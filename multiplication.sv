==> flow/design.v <==
module multiplication (
	    input logic Clk, reset, input logic [5:0] state, input logic [31:0] lhs, rhs,
		output logic [63:0] result, output logic endSignal, output logic [5:0] counter
	   );
	logic [31:0] multiplier;
	logic [63:0] multiplicand;
	parameter MULT_IDLE = 6'd0;
	parameter MULT_INIT = 6'd1;
	parameter MULT_WORK = 6'd2;
	always_ff@(posedge Clk or posedge reset)
	begin
		if (reset)
		begin
			endSignal = 1;
			result = 64'd0;
			counter = 6'd0;
			multiplier = 32'd0;
			multiplicand = 64'd0;
		end
		else
		begin
			if (state == MULT_IDLE)
			begin
				endSignal = 1;
			end
			else if (state == MULT_INIT)
			begin
				endSignal = 0;
				counter = 6'd0;
				result = 64'd0;
				multiplier = lhs;
				multiplicand = { 32'd0, rhs };		
			end
			else if (state == MULT_WORK)
			begin
				if (counter > 6'd31) 
				begin
					endSignal = 1; 
				end
				else
				begin
					endSignal = 0;
					if (multiplier[0] == 1'b1)
						result = multiplicand + result;
					counter = counter + 1'b1;
					multiplicand = multiplicand << 1;
					multiplier = multiplier >> 1;				
				end
			end  
		end  
	end  
endmodule : multiplication 
# From RTL to reports: multiplication
# The steps from the RTL of multiplication to its reports follow in flow order.
# Lines are those of the file above, counted from 1.
# Library cell names are shortened.
# A cell with -- has no value.
# setup
top	multiplication
clock_port	Clk
lib	sky130hd
lib_corner	tt_025C_1v80

# Word level
# Yosys after proc, flatten, opt, wreduce and memory -nomap, before mapping. Memory bits, and registers merged into a memory's read port (data or address), are not among the register bits. Print and check cells are not counted. Equal cells are merged and count once.
# word_totals
reg_bits	167
input_bits	72
out_inout_bits	71
wordCells	35
# classes
n_addsub	2
n_cmp	1
eq_ne	3
mux	17
bitwise	1
n_reduce_logical	6
# op_table
op	n
64-bit 2-to-1 mux	7
32-bit 2-to-1 mux	3
64-bit adder	1
6-bit 2-to-1 mux	3
6-bit by 1-bit adder with 6-bit output (second input constant)	1
6-bit by 1-bit == test with 1-bit output (second input constant)	1
6-bit by 2-bit == test with 1-bit output (second input constant)	1
6-bit by 5-bit > comparator with 1-bit output (second input constant)	1
6-bit logical NOT	1
2-bit nonzero test	2
4-bit AND reduction	1
1-bit 2-to-1 mux	4
3-bit AND reduction	1
3-bit nonzero test	1
2-bit != test (second input constant)	1
1-bit inverter	1

# Logic depth
# Yosys ltp: most cells in a row. Word level: on the elaborated netlist, between registers, memories and ports. Mapped: between sequential cells and ports; inverters and the memories' decode and read muxes count.
# logic_depth
depth_word	5
ABC_AREA	0
ltp_mapped	12
ltp_nobuf	12

# Netlist
# Yosys stat after the flow's synthesis: flattened, memories mapped to cells. It holds for the ABC_AREA given above (unset counts as 0); a run with the other value may have another netlist.
# by_type
type	n	area_total_um2
dfrtp_1	166	4.15E+03
nand2_1	264	990.95
ha_1	64	800.768
mux2i_1	64	640.614
o21ai_0	121	605.581
a21oi_1	116	580.557
nand3_1	67	335.322
clkbuf_1	68	255.245
xnor2_1	27	236.477
xor2_1	24	210.202
nor2_1	53	198.941
a21o_1	26	195.187
nand4_1	18	112.608
a31oi_1	14	87.584
a211oi_1	11	82.579
or3_1	10	62.56
nor3_1	12	60.058
inv_1	14	52.55
# Other cell types: 42; their cells: 120.
# mapped
stdcells	1259
area_um2	10588.9
seqArea_um2	4180.3
ff_cells	167
buffers	76

# Timing after synthesis
# OpenSTA on the mapped netlist: ideal clock, no wires. The path of least setup slack (recovery checks aside). Input and output delay are each 20% of the period. Register names are those of the netlist, which keeps one name where synthesis merged equal registers.
# synth_path
path_type	register to register
from	reg result[0]
to	reg result[30]
period_ps	2990
setup_ps	78
t_first_pin_ps	0
arrival_ps	3030
required_time_ps	2912
path_slack_ps	-118
delay_ps	3108
driving_pins	13
path_buffers	0
synth_period_reached_ps	3108
# "delay_ps" = arrival - input delay + setup time.
# "driving_pins": output pins that drive a net of the path, with the launching flip-flop's if there is one; two outputs of one cell count as two.
# "synth_period_reached_ps" = period - worst setup slack (recovery checks aside). The figure is calculated, with input and output delays left at 20% of the set period.
# Between the ends stands the longest chain of elaborated cells between them, by number of cells; it is not shown to be the way that was timed. Of several equally long chains one is given.
# Each line given opens the expression or statement behind the cell; cells for indexed reads and writes are added by Yosys, which also makes memories of some case tables.
# A register here has more assigning lines than the two given.
# synth_between
path_cell_list	dfrtp_1 > ha_1 > fa_1 > a211oi_1 > nor2_1 > o2111ai_1 > o21ai_0 > a221oi_1 > o21ai_1 > a21bo_2 > xor2_1 > nand2_1 > a21oi_1
elab_chain_cells	5
cells_between	5
lines_between	5
cone_classes	add/sub: 1; mux: 4
# synth_rtl
item	line	text
start, declared	3	output logic [63:0] result, output logic endSignal, output logic [5:0] counter
start, assigned	15	result = 64'd0;
start, assigned	44	result = multiplicand + result;
64-bit adder	44
64-bit 2-to-1 mux	43	if (multiplier[0] == 1'b1)
64-bit 2-to-1 mux	36	if (counter > 6'd31)
64-bit 2-to-1 mux	34	else if (state == MULT_WORK)
64-bit 2-to-1 mux	26	else if (state == MULT_INIT)
end, assigned	30	result = 64'd0;
end, assigned	44
end, declared	3

# Worst path after layout
# Path of least setup slack in the final report of entry A (OpenROAD, finished layout, wires in). Where an end is a register, its clock arrival counts in the times.
# The report prints the path's times to 10 ps; the period is as set.
# layout_path
path_type	register to register
from	reg multiplicand[0]
to	reg result[48]
period_ps	2350
setup_ps	70
t_first_pin_ps	440
arrival_ps	3330
required_time_ps	2710
path_slack_ps	-620
driving_pins	15
path_buffers	2
# Between the ends stands the longest chain of elaborated cells between them, by number of cells; it is not shown to be the way that was timed. Of several equally long chains one is given.
# A register here has more assigning lines than the two given.
# layout_between
path_cell_list	dfrtp_1 > ha_4 > fa_2 > a211oi_2 > nor2_2 > o2111ai_2 > o31ai_2 > nand4b_1 > o31ai_4 > buf_6 > buf_4 > a41oi_2 > xnor2_1 > nand2_1 > a21oi_1
elab_chain_cells	5
cells_between	5
lines_between	5
cone_classes	add/sub: 1; mux: 4
# layout_rtl
item	line	text
start, declared	6	logic [63:0] multiplicand;
start, assigned	32	multiplicand = { 32'd0, rhs };
start, assigned	46	multiplicand = multiplicand << 1;
64-bit adder	44	result = multiplicand + result;
64-bit 2-to-1 mux	43	if (multiplier[0] == 1'b1)
64-bit 2-to-1 mux	36	if (counter > 6'd31)
64-bit 2-to-1 mux	34	else if (state == MULT_WORK)
64-bit 2-to-1 mux	26	else if (state == MULT_INIT)
end, assigned	30	result = 64'd0;
end, assigned	44
end, declared	3	output logic [63:0] result, output logic endSignal, output logic [5:0] counter

# Stored flow runs of multiplication (2 of them; Yosys, OpenROAD, sky130hd). They differ in their settings and are not a sequence. Constraints: input delay and output delay 20% of the set period each, output load 0.01 pF.
# By "fin_power_w" is meant OpenSTA's value without simulated activity: inputs other than the clock are taken to toggle once in ten clock periods, and the tool carries that through the logic.
# Settings: - = not set for that run.
# Results: - = not shown.
stored run	period_ns	CAP_MARGIN	CORE_MARGIN	CORE_UTILIZATION	SLEW_MARGIN	CELL_PAD_IN_SITES_GLOBAL_PLACEMENT	TNS_END_PERCENT	GPL_TIMING_DRIVEN	GPL_ROUTABILITY_DRIVEN	CTS_CLUSTER_DIAMETER	MIN_ROUTING_LAYER	fin_power_w	post_route_util_frac	yosys.chip_area_um2	timing.setup.ws_ps	total_negative_slack_ps	design_die_area_um2	stdcell_area_um2
entry A	2.35	20	2	40	20	-	-	-	-	-	-	0.006497	0.653	10588.9	-624	-18561	27788.9	17021.3
entry B	2.47	20	2	56	20	2	10	0	1	94	met2	-	-	-	-	-	-	-
# Entry B: stopped before the end: placement reported GPL-0301
